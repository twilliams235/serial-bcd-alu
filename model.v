==> flow/design.v <==
module combBCDadd_digit (
	input [3:0] A, B,
	input cin,
	output cout,
	output [3:0] F );
    wire [4:0] sum;
    wire [4:0] corrected_sum;
    wire correction_needed;
    assign sum = A + B + cin;
    assign correction_needed = (sum > 9);
    assign corrected_sum = sum + 5'b00110;
    assign F = correction_needed ? corrected_sum[3:0] : sum[3:0];
    assign cout = correction_needed || sum[4];
endmodule
module combBCDsub_4d (
  input [3:0] A3, A2, A1, A0,
  input [3:0] B3, B2, B1, B0,
  output [3:0] F4, F3, F2, F1, F0
);
  wire [3:1] carry;
  wire skip;
  reg [3:0] B0_radix, B1_radix, B2_radix, B3_radix;
  always @(*) begin
        B0_radix = 4'b1001 - B0;
        B1_radix = 4'b1001 - B1;
        B2_radix = 4'b1001 - B2;
        B3_radix = 4'b1001 - B3;
    end
  combBCDadd_digit U0 ( A0, B0_radix,     1'b1, carry[1], F0 );
  combBCDadd_digit U1 ( A1, B1_radix, carry[1], carry[2], F1 );
  combBCDadd_digit U2 ( A2, B2_radix, carry[2], carry[3], F2 );
  combBCDadd_digit U3 ( A3, B3_radix, carry[3],     skip, F3 );
  assign F4[3:0] = 4'b0000;
endmodule
module combBCDadd_4d (
  input  [3:0] A3, A2, A1, A0,
  input  [3:0] B3, B2, B1, B0,
  output [3:0] F4, F3, F2, F1, F0
);
  wire [3:1] carry;
  combBCDadd_digit U0 ( A0, B0,     1'b0, carry[1], F0 );
  combBCDadd_digit U1 ( A1, B1, carry[1], carry[2], F1 );
  combBCDadd_digit U2 ( A2, B2, carry[2], carry[3], F2 );
  combBCDadd_digit U3 ( A3, B3, carry[3],    F4[0], F3 );
  assign F4[3:1] = 3'b000;
endmodule
module Project2 (
	input reset,
	input clock,
	input din,
	output result
);
	reg [40:0] shift_reg;
  	wire [19:0] F_add;
  	wire [19:0] F_minus;
  	reg [27:0] F;
  	reg valid;
  	assign result = F[0];
	always @(posedge clock) begin
		if( reset )begin
			shift_reg <= 41'd0;
			F <= 28'd0;
		end
		else begin
			if (valid) begin
				shift_reg <= {din, 40'd0};
				if( shift_reg[8] == 1'b0 ) begin
					F[7:0] <= 8'b01101001;
					F[27:8] <= {F_add[16], F_add[17], F_add[18], F_add[19], F_add[12], F_add[13], F_add[14], F_add[15], F_add[8], 
							F_add[9], F_add[10], F_add[11], F_add[4], F_add[5], F_add[6], F_add[7], F_add[0], F_add[1], F_add[2], 
							F_add[3] };
				end
				else begin
					F[7:0] <= 8'b01101001;
					F[27:8] <= {F_minus[16], F_minus[17], F_minus[18], F_minus[19], F_minus[12], F_minus[13], F_minus[14], 
							F_minus[15], F_minus[8], F_minus[9], F_minus[10], F_minus[11], F_minus[4], F_minus[5], F_minus[6], 
							F_minus[7], F_minus[0], F_minus[1], F_minus[2], F_minus[3] };
				end
			end
			else begin
				shift_reg <= {din, shift_reg[40:1]};			
				F <= { 1'b0, F[27], F[26], F[25], F[24], F[23], F[22], F[21], F[20], F[19], F[18], F[17], F[16], F[15], 
					F[14], F[13], F[12], F[11], F[10], F[9], F[8], F[7], F[6], F[5], F[4], F[3], F[2], F[1] };
			end				
		end	
	end
	combBCDadd_4d ADD (
		.A3({shift_reg[9], shift_reg[10], shift_reg[11], shift_reg[12]}),
		.A2({shift_reg[13], shift_reg[14], shift_reg[15], shift_reg[16]}),
		.A1({shift_reg[17], shift_reg[18], shift_reg[19], shift_reg[20]}),
		.A0({shift_reg[21], shift_reg[22], shift_reg[23], shift_reg[24]}),
		.B3({shift_reg[25], shift_reg[26], shift_reg[27], shift_reg[28]}),
		.B2({shift_reg[29], shift_reg[30], shift_reg[31], shift_reg[32]}),
		.B1({shift_reg[33], shift_reg[34], shift_reg[35], shift_reg[36]}),
		.B0({shift_reg[37], shift_reg[38], shift_reg[39], shift_reg[40]}),
		.F4(F_add[3:0]),
		.F3(F_add[7:4]),
		.F2(F_add[11:8]),
		.F1(F_add[15:12]),
		.F0(F_add[19:16])
	);
	combBCDsub_4d SUBTRACT (
		.A3({shift_reg[9], shift_reg[10], shift_reg[11], shift_reg[12]}),
		.A2({shift_reg[13], shift_reg[14], shift_reg[15], shift_reg[16]}),
		.A1({shift_reg[17], shift_reg[18], shift_reg[19], shift_reg[20]}),
		.A0({shift_reg[21], shift_reg[22], shift_reg[23], shift_reg[24]}),
		.B3({shift_reg[25], shift_reg[26], shift_reg[27], shift_reg[28]}),
		.B2({shift_reg[29], shift_reg[30], shift_reg[31], shift_reg[32]}),
		.B1({shift_reg[33], shift_reg[34], shift_reg[35], shift_reg[36]}),
		.B0({shift_reg[37], shift_reg[38], shift_reg[39], shift_reg[40]}),
		.F4(F_minus[3:0]),
		.F3(F_minus[7:4]),
		.F2(F_minus[11:8]),
		.F1(F_minus[15:12]),
		.F0(F_minus[19:16])				
	);
	always @(*) begin
		if(shift_reg[7:0] == 8'b01011010) valid = 1'b1;
		else valid = 1'b0;
	end
	endmodule
# Reports on Project2
# Tool output for the design above, in the order of the flow.
# Line numbers count from 1 in the design file above.
# Operators carry their Yosys type and port widths (W data, S select, Z words).
# Cell names lack the library's common part.
# A cell with - has no value.
dict set report design {
  top_module {Project2}
  clk_port {clock}
  library {sky130hd}
  corner {tt_025C_1v80}
}

# Word-level counts
# Yosys after proc, flatten, opt, wreduce and memory -nomap, before mapping. Memory bits, and registers merged into a memory's read port (data or address), are not among the register bits. Print and check cells are not counted. Equal cells are merged and count once.
dict set report word_totals {
  word_cells 64
  output_inout_bits 1
  ram_bits 0
  latchBits 0
  in_bits 3
  clocked_rd_ports_x_width 0
  reg_bits 69
  romBits 0
  mem_count 0
}
dict set report classes {
  n_logic 1
  n_shift 0
  equal 1
  n_reduce_logical 9
  cmp 8
  mux 12
  n_div 0
  n_mul 0
  n_addsub 27
}
# cell count
set op_table {}
lappend op_table {{$add A4 B4 Y5} 8}
lappend op_table {{$gt A5 B4 Y1 const B} 8}
lappend op_table {{$add A4 B3 Y4 const B} 8}
lappend op_table {{$mux W4} 8}
lappend op_table {{$add A5 B1 Y5} 6}
lappend op_table {{$mux W20} 1}
lappend op_table {{$mux W19} 1}
lappend op_table {{$sub A4 B4 Y4 const A} 4}
lappend op_table {{$eq A8 B7 Y1 const B} 1}
lappend op_table {{$logic_or A1 B1 Y1} 7}
lappend op_table {{$mux W7} 1}
lappend op_table {{$add A5 B1 Y5 const B} 1}
lappend op_table {{$reduce_or A2 Y1} 2}
lappend op_table {{$not A1 Y1} 1}
lappend op_table {{$mux W1} 1}

# Longest topological paths
# Depth = most cells in a row (Yosys ltp): at word level without a register or memory, in the mapped netlist without a sequential cell, where the memories' decode and read muxes count.
dict set report depth {
  depth_word 16
  ABC_AREA 0
  ltp_mapped 35
  mapped_depth_nobuf 35
}

# Mapped cells and area
# The flow's flattened synthesis, as Yosys stat reports it; memories are mapped. The netlist is that of the ABC_AREA named above (0 if unset); the other value can give another one.
# type count area_total_um2
set types {}
lappend types {dfxtp_1 69 1.38E+03}
lappend types {ha_1 41 512.992}
lappend types {fa_1 14 280.269}
lappend types {and3_1 30 187.68}
lappend types {xnor2_1 21 183.926}
lappend types {inv_1 37 138.883}
lappend types {a21o_1 15 112.608}
lappend types {nand2_1 29 108.854}
lappend types {a21oi_1 18 90.086}
lappend types {mux2i_1 9 90.086}
lappend types {nor2_1 24 90.086}
lappend types {nor3_1 17 85.082}
lappend types {xor2_1 6 52.55}
lappend types {clkbuf_1 13 48.797}
lappend types {mux2_2 4 45.043}
lappend types {o221ai_1 5 43.792}
lappend types {o21ai_0 8 40.038}
lappend types {a31oi_2 3 37.536}
# Not listed: further types 25, cells in them 53.
dict set report synth_totals {
  seqArea_um2 1381.3
  ff_cells 69
  n_buf 15
  area_um2 3945.0
  stdcells 416
}
# By module: a second synthesis without flattening, with its own total; a netlist apart from the flattened one above.
dict set report hier_totals {
  hier_cells 409
  area_unflattened_um2 4329.2
}
# Each row is one instance without its submodules.
# mod area_um2 seq_area_um2 n_inst n_cells
set by_module {}
lappend by_module {Project2 2443.6 1381.3 1 203}
lappend by_module {combBCDadd_digit 211.5 0.0 8 22}
lappend by_module {combBCDsub_4d 167.7 0.0 1 26}
lappend by_module {combBCDadd_4d 26.3 0.0 1 4}

# Path before layout
# Source: OpenSTA report_checks on the synthesized netlist (no wires, ideal clock, input and output delay 20% of the period each), path of least setup slack; recovery checks are left aside. Register names are those of the netlist, which keeps one name where synthesis merged equal registers.
dict set report synth_path {
  kind {reg2reg}
  start {register shift_reg[39]}
  end {register F[13]}
  slack_ns 3.545
  launch_ns 0.000
  tclk_ns 10.9
  t_arrival_ns 7.275
  path_buffers 0
  path_stages 32
  delay_ns 7.355
  setup_time_ns 0.080
  t_required_ns 10.820
  synth_period_reached_ns 7.355
}
# "delay_ns" is the arrival time less input delay plus setup time.
# "path_stages": output pins that drive a net of the path, with the launching flip-flop's if there is one; two outputs of one cell count as two.
# "synth_period_reached_ns" is the clock period less the worst setup slack; recovery checks do not enter. This is arithmetic on one report: input and output delays are still those of the set period (20% each).
# The rows between start and end are the longest chain of elaborated cells between them; the timing report does not say that the signal goes this way. Where chains are equally long, one stands for them.
# A line is the first line of the expression or statement that the cell stems from. Yosys adds cells for indexed reads and writes and turns some case tables into memories.
# At most two assigning lines are given for a register; there are more.
dict set report synth_via {
  path_cell_list {dfxtp_1 > inv_1 > ha_1 > ha_1 > xor2_1 > inv_1 > ha_1 > inv_1 > o21ai_0 > a31o_2 > fa_1 > fa_1 > xnor2_1 > ha_1 > a21oi_2 > a21boi_2 > inv_1 > fa_1 > fa_1 > xnor2_1 > ha_1 > a21oi_2 > a21boi_2 > inv_1 > fa_1 > fa_1 > xnor2_1 > ha_1 > a32oi_1 > a21boi_0 > mux2_2 > o211ai_1}
  elab_chain_len 16
  cells_between 30
  cone_lines 8
  cone_classes {add/sub (12); compare (8); mux (4); reduce/logical (6)}
}
# item line_no
set synth_rtl {}
lappend synth_rtl {{from (decl)} 53} ;# reg [40:0] shift_reg;
lappend synth_rtl {{from (assign)} 66} ;# shift_reg <= {din, 40'd0};
lappend synth_rtl {{from (assign)} 81} ;# shift_reg <= {din, shift_reg[40:1]};
lappend synth_rtl {{$sub A4 B4 Y4} 24} ;# B0_radix = 4'b1001 - B0;
lappend synth_rtl {{$add A4 B4 Y5} 9} ;# assign sum = A + B + cin;
lappend synth_rtl {{$add A5 B1 Y5} 9}
lappend synth_rtl {{$gt A5 B4 Y1} 10} ;# assign correction_needed = (sum > 9);
lappend synth_rtl {{$logic_or A1 B1 Y1} 13} ;# assign cout = correction_needed || sum[4];
lappend synth_rtl {{$add A5 B1 Y5} 9}
lappend synth_rtl {{$gt A5 B4 Y1} 10}
lappend synth_rtl {{(+2 left out)} -}
lappend synth_rtl {{$gt A5 B4 Y1} 10}
lappend synth_rtl {{$logic_or A1 B1 Y1} 13}
lappend synth_rtl {{$add A5 B1 Y5} 9}
lappend synth_rtl {{$add A4 B3 Y4} 11} ;# assign corrected_sum = sum + 5'b00110;
lappend synth_rtl {{$mux W4} 12} ;# assign F = correction_needed ? corrected_sum[3:0] : sum[3:0];
lappend synth_rtl {{$mux W20} 67} ;# if( shift_reg[8] == 1'b0 ) begin
lappend synth_rtl {{$mux W19} 65} ;# if (valid) begin
lappend synth_rtl {{to (assign)} 69} ;# F[27:8] <= {F_add[16], F_add[17], F_add[18], F_add[19], F_add[12], F_add[13], F_add[14], F_add[15], F_add[8],
lappend synth_rtl {{to (assign)} 75} ;# F[27:8] <= {F_minus[16], F_minus[17], F_minus[18], F_minus[19], F_minus[12], F_minus[13], F_minus[14],
lappend synth_rtl {{to (decl)} 56} ;# reg [27:0] F;

# Worst path after layout
# Path of least setup slack in the final report of flow run A (OpenROAD, finished layout, wires in). Where an end is a register, its clock arrival counts in the times.
dict set report layout_path {
  kind {reg2reg}
  start {register shift_reg[24]}
  end {register F[14]}
  path_buffers 1
  tclk_ns 4.89
  path_stages 36
  setup_time_ns 0.14
  slack_ns -1.81
  t_required_ns 5.06
  t_arrival_ns 6.87
  launch_ns 0.32
}
# The rows between start and end are the longest chain of elaborated cells between them; the timing report does not say that the signal goes this way. Where chains are equally long, one stands for them.
# At most two assigning lines are given for a register; there are more.
dict set report layout_via {
  path_cell_list {dfxtp_2 > inv_2 > ha_4 > inv_4 > fa_2 > xor2_1 > inv_1 > ha_2 > inv_2 > o21ai_2 > a31o_2 > fa_2 > fa_2 > xnor2_4 > ha_2 > a21oi_2 > a21boi_2 > inv_1 > fa_2 > fa_2 > inv_4 > ha_2 > nand2_2 > a21oi_2 > a21boi_2 > inv_1 > fa_2 > fa_2 > xnor2_4 > ha_2 > nand2_1 > a32oi_1 > a21boi_2 > buf_4 > xnor2_2 > o221ai_1}
  elab_chain_len 15
  cells_between 29
  cone_lines 7
  cone_classes {add/sub (11); compare (8); mux (4); reduce/logical (6)}
}
# item line_no
set layout_rtl {}
lappend layout_rtl {{from (decl)} 53} ;# reg [40:0] shift_reg;
lappend layout_rtl {{from (assign)} 66} ;# shift_reg <= {din, 40'd0};
lappend layout_rtl {{from (assign)} 81} ;# shift_reg <= {din, shift_reg[40:1]};
lappend layout_rtl {{$add A4 B4 Y5} 9} ;# assign sum = A + B + cin;
lappend layout_rtl {{$add A5 B1 Y5} 9}
lappend layout_rtl {{$gt A5 B4 Y1} 10} ;# assign correction_needed = (sum > 9);
lappend layout_rtl {{$logic_or A1 B1 Y1} 13} ;# assign cout = correction_needed || sum[4];
lappend layout_rtl {{$add A5 B1 Y5} 9}
lappend layout_rtl {{$gt A5 B4 Y1} 10}
lappend layout_rtl {{$logic_or A1 B1 Y1} 13}
lappend layout_rtl {{$add A5 B1 Y5} 9}
lappend layout_rtl {{$gt A5 B4 Y1} 10}
lappend layout_rtl {{$logic_or A1 B1 Y1} 13}
lappend layout_rtl {{$add A5 B1 Y5} 9}
lappend layout_rtl {{$add A4 B3 Y4} 11} ;# assign corrected_sum = sum + 5'b00110;
lappend layout_rtl {{$mux W4} 12} ;# assign F = correction_needed ? corrected_sum[3:0] : sum[3:0];
lappend layout_rtl {{$mux W20} 67} ;# if( shift_reg[8] == 1'b0 ) begin
lappend layout_rtl {{$mux W19} 65} ;# if (valid) begin
lappend layout_rtl {{to (assign)} 69} ;# F[27:8] <= {F_add[16], F_add[17], F_add[18], F_add[19], F_add[12], F_add[13], F_add[14], F_add[15], F_add[8],
lappend layout_rtl {{to (assign)} 75} ;# F[27:8] <= {F_minus[16], F_minus[17], F_minus[18], F_minus[19], F_minus[12], F_minus[13], F_minus[14],
lappend layout_rtl {{to (decl)} 56} ;# reg [27:0] F;

; Settings and measured results of 2 stored flow runs for module Project2 (sky130hd), not sorted in any way. The constraints put input and output delay at 20% of the set period each and load the outputs with 0.01 pF.
; "achieved_period_ns" is the run's clock period less its worst setup slack. It is reckoned from that one timing run; input and output delays stay at 20% of the period that was set.
; "worst_path_time_ns" = time allowed to the worst setup path (clock period - input delay - output delay, where it has them) - its slack; a late launch clock adds to it, a late capture clock takes from it.

[flow run A: settings]
period_ns = 4.89
CORE_UTILIZATION = 34
PLACE_DENSITY = 0.42
CORE_ASPECT_RATIO = 0.55
CORE_MARGIN = 10
GPL_ROUTABILITY_DRIVEN = 1
CTS_CLUSTER_DIAMETER = 218
MIN_ROUTING_LAYER = met1
CAP_MARGIN = 20
SLEW_MARGIN = 20
[flow run A: results]
yosys_chip_area_um2 = 3945.0
setup_ws_ns = -1.811
stdcell_area_um2 = 5500.3
final_die_area_um2 = 16505.5
worst_path_time_ns = 6.70
worst_setup_path_type = reg2reg
ws_hold_ns = 0.434
total_negative_slack_ns = -8.850
achieved_period_ns = 6.701

[flow run B: settings]
period_ns = 7.33
CORE_UTILIZATION = 18
SETUP_SLACK_MARGIN = 2.02
PLACE_DENSITY_LB_ADDON = 0.18
HOLD_SLACK_MARGIN = -0.03
CORE_MARGIN = 8
CTS_CLUSTER_DIAMETER = 22
CAP_MARGIN = 10
SLEW_MARGIN = 15
MAX_ROUTING_LAYER = met4
[flow run B: results]
yosys_chip_area_um2 = 3945.0
setup_ws_ns = 0.453
stdcell_area_um2 = 5221.3
final_die_area_um2 = 26910.8
worst_path_time_ns = 6.88
worst_setup_path_type = reg2reg
ws_hold_ns = 0.437
total_negative_slack_ns = 0.000
achieved_period_ns = 6.877
